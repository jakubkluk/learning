==> flow/design.v <==
`timescale 1ns / 1ps
module vis_centroid
#(
    parameter IMG_H = 720,
    parameter IMG_W = 1280
)
(
    input clk,
    input de,
    input hsync,
    input vsync,
    input [10:0]x,
    input [10:0]y,
    input [23:0]pixel_in,
    output [23:0]pixel_out
);
    reg [10:0]x_pos = 11'b0;
    reg [10:0]y_pos = 11'b0;
    reg [23:0]pixel;
    always @(posedge clk)
    begin
        if (vsync == 1'b1)
        begin
            x_pos <= 0;
            y_pos <= 0;
        end
        else
        begin
            if (de == 1'b1)
            begin
                x_pos <= x_pos + 1;
                if (x_pos == (IMG_W - 1))
                begin
                    x_pos <= 11'b0;
                    y_pos <= y_pos + 1;
                    if (y_pos == (IMG_H - 1))
                    begin
                        y_pos <= 11'b0;
                    end
                end
            end
        end
    end
assign pixel_out[15:8] = (x_pos == x || y_pos == y) ? 8'b0 : pixel_in[15:8];
assign pixel_out[23:16] = (x_pos == x || y_pos == y) ? 8'b11111111 : pixel_in[23:16];
assign pixel_out[7:0] = (x_pos == x || y_pos == y) ? 8'b0 : pixel_in[7:0];
endmodule
-- From RTL to reports: vis_centroid
The steps from the RTL of vis_centroid to its reports follow in flow order.
Line numbers count from 1 in the design file above.
Operators carry their Yosys type and port widths (W data, S select, Z words).
Library cell names are shortened.
The mark n/a stands for no value.
- top: vis_centroid
- clock: clk
- standard-cell library: sky130hd
- corner: tt_025C_1v80

-- Word level
Yosys after proc, flatten, opt, wreduce and memory -nomap, before mapping. Enables and synchronous resets that opt folds into registers are not counted as muxes. Memory bits, and registers merged into a memory's read port (data or address), are not among the register bits. Print and check cells are not counted. Equal cells are merged and count once.
- bits in registers: 22
- noted input bits: 50
- noted output and inout bits: 24
- noted add/sub/neg operators: 2
- noted equality and inequality tests: 4
- multiplexer cells at 5
- reduce/logical cells: 2
- operators with widths (kind ; number):
    $mux W8 ; 3
    $add A11 B1 Y11 const B ; 2
    $eq A11 B11 Y1 ; 2
    $mux W11 ; 2
    $eq A11 B10 Y1 const B ; 1
    $eq A11 B11 Y1 const B ; 1
    $reduce_and A2 Y1 ; 1
    $logic_or A1 B1 Y1 ; 1

-- Logic depth
Depth = most cells in a row (Yosys ltp): at word level without a register or memory, in the mapped netlist without a sequential cell, where the memories' decode and read muxes count.
- word-level depth at 3
- ABC_AREA: 1
- mapped depth at 10

-- After synthesis
Yosys stat after the flow's synthesis: flattened, memories mapped to cells. It holds for the ABC_AREA given above (unset counts as 0); a run with the other value may have another netlist.
- noted standard cells after synthesis: 298
- synthesis area at 1785.5 um2
- sequential area: 440.4 um2
- mapped flip-flops at 22
- cell types (type ; number ; total area (um2)):
    dfxtp_1 ; 22 ; 440.422
    nand2_1 ; 101 ; 379.114
    inv_1 ; 53 ; 198.941
    nor2_1 ; 32 ; 120.115
    nor2_2 ; 13 ; 81.328
    xnor2_1 ; 9 ; 78.826
    nand3b_1 ; 9 ; 67.565
    xor2_1 ; 6 ; 52.55
    a21oi_1 ; 9 ; 45.043
    nand3_1 ; 9 ; 45.043
    o21ai_0 ; 7 ; 35.034
    nand4_1 ; 5 ; 31.28
    nor3_1 ; 6 ; 30.029
    ha_1 ; 2 ; 25.024
    buf_6 ; 2 ; 22.522
    nor2_4 ; 2 ; 22.522
    buf_12 ; 1 ; 20.019
    nand3_2 ; 2 ; 20.019
Other cell types: 8; their cells: 8.

-- Timing after synthesis
Path of least setup slack by OpenSTA after synthesis, without wires, with an ideal clock, recovery checks aside; 20% of the period is set as input and as output delay. Where synthesis merged equal registers, the netlist keeps one of their names.
- path kind: input -> output
- start: input port y[0]
- end: output port pixel_out[0]
- clock period: 2.29 ns
- noted external input delay: 0.458 ns
- data arrival time at 1.235 ns
- noted slack: 0.597 ns
- path delay at 0.777 ns
- noted stages: 9
- path buffers at 1
- synthesis period reached at 1.693 ns
"path delay" is the arrival time less input delay plus setup time.
At an output port there is no setup time.
"stages" counts driving pins, that of a launching flip-flop among them; a cell with two outputs on the path counts twice.
"synthesis period reached" = period - worst setup slack (recovery checks aside). The figure is calculated, with input and output delays left at 20% of the set period.
Between the ends stands the longest chain of elaborated cells between them, by number of cells; it is not shown to be the way that was timed. Of several equally long chains one is given.
A line is the first line of the expression or statement that the cell stems from. Yosys adds cells for indexed reads and writes and turns some case tables into memories.
- path through: inv_1 nand2_1 nand2_1 nand2_1 nor2_1 nand3_2 nand2_4 buf_12 nor2_2
- noted length of the longest elaborated chain: 3
- RTL lines, path post-synthesis (item ; line ; text):
    start: declaration ; 13 ; input [10:0]y,
    $eq A11 B11 Y1 ; 46 ; assign pixel_out[7:0] = (x_pos == x || y_pos == y) ? 8'b0 : pixel_in[7:0];
    $logic_or A1 B1 Y1 ; 46 ;
    $mux W8 ; 46 ;
    end: declaration ; 15 ; output [23:0]pixel_out

-- Path in the finished layout
From the final timing report of entry A: the path of least setup slack in the routed layout; clock arrival at registers is part of the times.
- path kind: input -> output
- start: input port x[5]
- end: output port pixel_out[20]
- clock period: 1.04 ns
- noted external input delay: 0.21 ns
- data arrival time at 1.56 ns
- noted slack: -0.73 ns
- noted stages: 10
- path buffers at 4
Between the ends stands the longest chain of elaborated cells between them, by number of cells; it is not shown to be the way that was timed. Of several equally long chains one is given.
- path through: clkdlybuf4s50_1 nand2_1 nand2_1 nand2_2 nor2_4 nand3_4 buf_8 buf_6 nand3b_1 buf_2
- noted length of the longest elaborated chain: 3
- RTL lines, path after layout (item ; line ; text):
    start: declaration ; 12 ; input [10:0]x,
    $eq A11 B11 Y1 ; 45 ; assign pixel_out[23:16] = (x_pos == x || y_pos == y) ? 8'b11111111 : pixel_in[23:16];
    $logic_or A1 B1 Y1 ; 45 ;
    $mux W8 ; 45 ;
    end: declaration ; 15 ; output [23:0]pixel_out

Add stored flow runs of vis_centroid

2 stored runs of vis_centroid in the flow (synthesis by Yosys, layout by OpenROAD, sky130hd cells), in arbitrary order. Constraints: input delay and output delay 20% of the set period each, output load 0.01 pF.
By "clock period achieved" is meant the clock period of the run minus its worst setup slack. This is arithmetic on one report: input and output delays are still those of the set period (20% each).
"time of the worst setup path": the worst setup path's part of the clock period (all of it between registers, 20% less for each end at a port) less its slack. A launch clock that arrives late makes it longer, a capture clock that arrives late makes it shorter.
By "total power of the final layout" is meant OpenSTA's value without simulated activity: inputs other than the clock are taken to toggle once in ten clock periods, and the tool carries that through the logic.

Entry A

==> flow/run.sh <==
#!/bin/bash
# the make line also repeats the synthesis and layout settings of config.mk as NAME=value (left out here)
make -C /OpenROAD-flow-scripts/flow DESIGN_CONFIG=/design/flow/config.mk WORK_HOME=/design/flow/orfs CLKGATE_MAP_FILE= finish
==> flow/config.mk <==
export PLATFORM = sky130hd
export DESIGN_NAME = vis_centroid
export DESIGN_NICKNAME = vis_centroid
export VERILOG_FILES = /design/flow/design.v
export SDC_FILE = /design/flow/constraint.sdc
export NUM_CORES = 4
export LEC_CHECK = 0
export ABC_AREA = 1
export CAP_MARGIN = 20
export CORE_MARGIN = 2
export CORE_UTILIZATION = 38
export CTS_CLUSTER_DIAMETER = 372
export HOLD_SLACK_MARGIN = 0.19
export MAX_ROUTING_LAYER = met4
export MIN_ROUTING_LAYER = met1
export SLEW_MARGIN = 20
export TNS_END_PERCENT = 35
==> flow/constraint.sdc <==
create_clock -name core_clock -period 1.04 [get_ports {clk}]
set_input_delay 0.2080 -clock core_clock [delete_from_list [all_inputs] [get_ports {clk}]]
set_output_delay 0.2080 -clock core_clock [all_outputs]
set_load 0.01 [all_outputs]

Measured in entry A:
- synthesis area: 1,785.5 um2
- area inside the die boundary: 5,262.8 um2
- standard-cell area after routing at 3,293.2 um2
- noted the utilization after layout: 74.1 %
- setup slack of the worst path: -0.725 ns
- total negative setup slack at -22.816 ns
- worst hold slack: 0.572 ns
- total power of the final layout at 2,206 uW
- clock period achieved at 1.765 ns
- time of the worst setup path: 1.35 ns
- class of the worst setup path: input -> output

Entry B

==> flow/run.sh <==
#!/bin/bash
# the make line also repeats the synthesis and layout settings of config.mk as NAME=value (left out here)
make -C /OpenROAD-flow-scripts/flow DESIGN_CONFIG=/design/flow/config.mk WORK_HOME=/design/flow/orfs CLKGATE_MAP_FILE= finish
==> flow/config.mk <==
export PLATFORM = sky130hd
export DESIGN_NAME = vis_centroid
export DESIGN_NICKNAME = vis_centroid
export VERILOG_FILES = /design/flow/design.v
export SDC_FILE = /design/flow/constraint.sdc
export NUM_CORES = 4
export LEC_CHECK = 0
export CAP_MARGIN = 0
export CELL_PAD_IN_SITES_GLOBAL_PLACEMENT = 3
export CORE_MARGIN = 8
export CORE_UTILIZATION = 17
export CTS_CLUSTER_SIZE = 48
export GPL_TIMING_DRIVEN = 1
export PLACE_DENSITY_LB_ADDON = 0.16
export SETUP_SLACK_MARGIN = 0.17
export SLEW_MARGIN = 35
==> flow/constraint.sdc <==
create_clock -name core_clock -period 1.76 [get_ports {clk}]
set_input_delay 0.3520 -clock core_clock [delete_from_list [all_inputs] [get_ports {clk}]]
set_output_delay 0.3520 -clock core_clock [all_outputs]
set_load 0.01 [all_outputs]

Measured in entry B:
- synthesis area: 1,556.5 um2
- area inside the die boundary: 12,473.5 um2
- standard-cell area after routing at 3,026.7 um2
- noted the utilization after layout: 33.4 %
- setup slack of the worst path: -0.285 ns
- total negative setup slack at -5.994 ns
- worst hold slack: 0.616 ns
- total power of the final layout at 1,153 uW
- clock period achieved at 2.045 ns
- time of the worst setup path: 1.69 ns
- class of the worst setup path: register -> output
