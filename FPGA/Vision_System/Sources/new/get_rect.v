==> flow/design.v <==
`timescale 1ns / 1ps
module get_rect
#(
    parameter IMG_H = 720,
    parameter IMG_W = 1280
)
(
    input clk,
    input de,
    input hsync,
    input vsync,
    input mask,
    output [10:0]left,
    output [10:0]right,
    output [10:0]down,
    output [10:0]up    
);
    reg [10:0]x_pos = 11'b0;
    reg [10:0]y_pos = 11'b0;
    reg [10:0]left_max = 11'b11111111111;
    reg [10:0]right_max = 11'b0;
    reg [10:0]up_max = 11'b11111111111;
    reg [10:0]down_max = 11'b0;
    reg [10:0]result_left_max = 11'b1;
    reg [10:0]result_right_max = 11'b0;
    reg [10:0]result_up_max = 11'b1;
    reg [10:0]result_down_max = 11'b0;
    reg prev_vsync = 1'b1;
    wire eof;
    always @(posedge clk)
    begin
        if (eof == 1'b1)
        begin
            result_left_max <= left_max;
            result_right_max <= right_max;
            result_up_max <= up_max;
            result_down_max <= down_max;
            left_max <= 11'b11111111111;
            right_max <= 11'b0;
            up_max <= 11'b11111111111;
            down_max <= 11'b0;
        end
        prev_vsync <= vsync;
        if (vsync == 1'b1)
        begin
            x_pos <= 0;
            y_pos <= 0;
        end
        else
        begin
            if (de == 1'b1)
            begin
                if (mask == 1)
                begin
                    if (x_pos > right_max)
                    begin
                        right_max <= x_pos;
                    end
                    if (x_pos < left_max)
                    begin
                        left_max <= x_pos;
                    end
                    if (y_pos > down_max)
                    begin
                        down_max <= y_pos;
                    end
                    if (y_pos < up_max)
                    begin
                        up_max <= y_pos;
                    end
                end
                x_pos <= x_pos + 1;
                if (x_pos == (IMG_W - 1))
                begin
                    x_pos <= 11'b0;
                    y_pos <= y_pos + 1;
                    if (y_pos == (IMG_H - 1))
                    begin
                        y_pos <= 11'b0;
                    end
                end
            end
        end
    end
    assign eof = (prev_vsync == 1'b0 && vsync == 1'b1) ? 1'b1 : 1'b0;
    assign left = result_left_max;
    assign right = result_right_max;
    assign up = result_up_max;
    assign down = result_down_max;
endmodule
# [Reports on get_rect]
# Tool output for the design above, in the order of the flow.
# Lines are those of the file above, counted from 1.
# Operators: Yosys type, input widths -> output width; for muxes data width and select width s.
# Library cell names are shortened.
# Not given: --
[setup] design="get_rect" clock="clk" lib="sky130hd" corner="tt_025C_1v80"

# [After elaboration]
# Yosys after proc, flatten, opt, wreduce and memory -nomap, before mapping. Enables and synchronous resets that opt folds into registers are not counted as muxes. Memory bits, and registers merged into a memory's read port (data or address), are not among the register bits. Print and check cells are not counted. Equal cells are merged and count once.
[word_totals] input_bits=5 register_bits=111 elab_cells=45 output_inout_bits=44
[classes] muxes=23 reduce_and_logical=2 add_sub_neg=2 equal=2 compare=4 n_logic=1
[ops] cell="$mux 11" count=22
[ops] cell="$add 11x1->11 const B" count=2
[ops] cell="$gt 11x11->1" count=2
[ops] cell="$lt 11x11->1" count=2
[ops] cell="$eq 11x10->1 const B" count=1
[ops] cell="$eq 11x11->1 const B" count=1
[ops] cell="$reduce_and 2->1" count=1
[ops] cell="$logic_and 1x1->1" count=1
[ops] cell="$not 1->1" count=1
[ops] cell="$mux 1" count=1

# [Logic depth]
# Longest topological path by Yosys (ltp), each cell counted once; first at word level (registers and memories cut), then after technology mapping (sequential cells cut; the memories' decode and read muxes count).
[logic_depth] ltp_word=8 abc_area=0 ltp_mapped=8 mapped_depth_nobuf=7

# [Netlist]
# Source: synth_stat.txt of the flow (Yosys; design flattened, memories mapped). It holds for the ABC_AREA given above (unset counts as 0); a run with the other value may have another netlist.
# Totals and module areas in this step are rounded.
[by_type] type="dfxtp_1" count=67 type_area_um2=1.34E+03
[by_type] type="edfxtp_1" count=44 type_area_um2=1.32E+03
[by_type] type="ha_1" count=44 type_area_um2=550.528
[by_type] type="mux2i_1" count=32 type_area_um2=320.307
[by_type] type="inv_1" count=60 type_area_um2=225.216
[by_type] type="a21oi_1" count=34 type_area_um2=170.163
[by_type] type="nand2_1" count=37 type_area_um2=138.883
[by_type] type="nor2_1" count=36 type_area_um2=135.13
[by_type] type="xnor2_1" count=15 type_area_um2=131.376
[by_type] type="nor3_1" count=22 type_area_um2=110.106
[by_type] type="nand4_1" count=12 type_area_um2=75.072
[by_type] type="o21ai_0" count=9 type_area_um2=45.043
[by_type] type="nand3_1" count=8 type_area_um2=40.038
[by_type] type="nor4_1" count=5 type_area_um2=31.28
[by_type] type="a221oi_2" count=2 type_area_um2=30.029
[by_type] type="o211ai_1" count=4 type_area_um2=30.029
[by_type] type="nand2b_1" count=4 type_area_um2=25.024
[by_type] type="buf_6" count=2 type_area_um2=22.522
# Not listed: further types 26, cells in them 41.
[synth_totals] buf_cells=12 mapped_cells=478 seq_area_um2=2660 yosys_area_um2=5090 flip_flops=111

# [Path before layout]
# OpenSTA on the mapped netlist: ideal clock, no wires. The path of least setup slack (recovery checks aside). Input and output delay are each 20% of the period. Register names are those of the netlist, which keeps one name where synthesis merged equal registers.
[synth_timing] path_type="input -> register" start="input vsync" end="register result_down_max[0]" t_required_ns=2.594 tclk_ns=3.02 setup_time_ns=0.426 n_path_buf=1 t_first_pin_ns=0.604 slack_ns=0.392 path_stages=3 arrival_time_ns=2.202 delay_ns=2.024 period_less_setup_slack_ns=2.628
# "delay_ns" is the arrival time less input delay plus setup time.
# "path_stages": output pins that drive a net of the path, with the launching flip-flop's if there is one; two outputs of one cell count as two.
# "period_less_setup_slack_ns" is the clock period less the worst setup slack; recovery checks do not enter. This is arithmetic on one report: input and output delays are still those of the set period (20% each).
# The rows between start and end are the longest chain of elaborated cells between them; the timing report does not say that the signal goes this way. Where chains are equally long, one stands for them.
# Each line given opens the expression or statement behind the cell; cells for indexed reads and writes are added by Yosys, which also makes memories of some case tables.
[synth_via] path_cell_list="nand2b_1 inv_2 clkbuf_1" elab_chain_cells=2
[synth_rtl] item="start, declared" line=11 source="input vsync,"
[synth_rtl] item="$logic_and 1x1->1" line=85 source="assign eof = (prev_vsync == 1'b0 && vsync == 1'b1) ? 1'b1 : 1'b0;"
[synth_rtl] item="$mux 1" line=85
[synth_rtl] item="end, assigned" line=37 source="result_down_max <= down_max;"
[synth_rtl] item="end, declared" line=27 source="reg [10:0]result_down_max = 11'b0;"

# [Path in the finished layout]
# Path of least setup slack in the final report of entry A (OpenROAD, finished layout, wires in). Where an end is a register, its clock arrival counts in the times.
[layout_timing] path_type="register -> register" start="register x_pos[8]" end="register right_max[3]" n_path_buf=2 path_stages=9 tclk_ns=2.66 slack_ns=0.58 t_first_pin_ns=0.36 setup_time_ns=0.07 t_required_ns=2.95 arrival_time_ns=2.37
# The rows between start and end are the longest chain of elaborated cells between them; the timing report does not say that the signal goes this way. Where chains are equally long, one stands for them.
# A register here has more assigning lines than the two given.
[layout_via] path_cell_list="dfxtp_1 ha_1 nand4_1 or3_1 nand3_1 a21oi_1 buf_4 buf_4 mux2i_1" elab_chain_cells=5
[layout_rtl] item="start, declared" line=18 source="reg [10:0]x_pos = 11'b0;"
[layout_rtl] item="start, assigned" line=46 source="x_pos <= 0;"
[layout_rtl] item="start, assigned" line=72 source="x_pos <= x_pos + 1;"
[layout_rtl] item="$gt 11x11->1" line=55 source="if (x_pos > right_max)"
[layout_rtl] item="$mux 11" line=55
[layout_rtl] item="$mux 11" line=53 source="if (mask == 1)"
[layout_rtl] item="$mux 11" line=51 source="if (de == 1'b1)"
[layout_rtl] item="$mux 11" line=44 source="if (vsync == 1'b1)"
[layout_rtl] item="end, assigned" line=39 source="right_max <= 11'b0;"
[layout_rtl] item="end, assigned" line=57 source="right_max <= x_pos;"
[layout_rtl] item="end, declared" line=21 source="reg [10:0]right_max = 11'b0;"

# Stored flow runs of get_rect (2 of them; Yosys, OpenROAD, sky130hd). They differ in their settings and are not a sequence. Constraints: input delay and output delay 20% of the set period each, output load 0.01 pF.
# "worst_path_ns" = time allowed to the worst setup path (clock period - input delay - output delay, where it has them) - its slack; a late launch clock adds to it, a late capture clock takes from it.
# "fin_power_uw" rests on the timing tool's default activity at the inputs, not on a simulated workload.
# The results are shown rounded.
run="entry A" settings period_ns=2.66 CORE_UTILIZATION=21 SETUP_SLACK_MARGIN=-0.04 PLACE_DENSITY=0.37 CORE_ASPECT_RATIO=0.56 CELL_PAD_IN_SITES_GLOBAL_PLACEMENT=0 TNS_END_PERCENT=60 ABC_AREA=0 GPL_TIMING_DRIVEN=1 GPL_ROUTABILITY_DRIVEN=1 CTS_CLUSTER_DIAMETER=138 CAP_MARGIN=20 CORE_MARGIN=2 SLEW_MARGIN=20
run="entry A" results timing.setup.ws_ns=0.579 finalCellArea_um2=6290 fin_power_uw=3440 die_area_um2=25500 tns_setup_ns=0.000 worst_path_ns=2.08 path_kind="register -> register" yosys.chip_area_um2=5090 ws_hold_ns=0.441
run="entry B" settings period_ns=2.01 CORE_UTILIZATION=31 SETUP_SLACK_MARGIN=-0.16 PLACE_DENSITY=0.85 CORE_MARGIN=2 CELL_PAD_IN_SITES_GLOBAL_PLACEMENT=3 CTS_CLUSTER_SIZE=46 MIN_ROUTING_LAYER="met2" MAX_ROUTING_LAYER="met5" CAP_MARGIN=20 SLEW_MARGIN=20
run="entry B" results timing.setup.ws_ns=0.040 finalCellArea_um2=6390 fin_power_uw=4750 die_area_um2=17500 tns_setup_ns=0.000 worst_path_ns=1.97 path_kind="register -> register" yosys.chip_area_um2=5090 ws_hold_ns=0.437
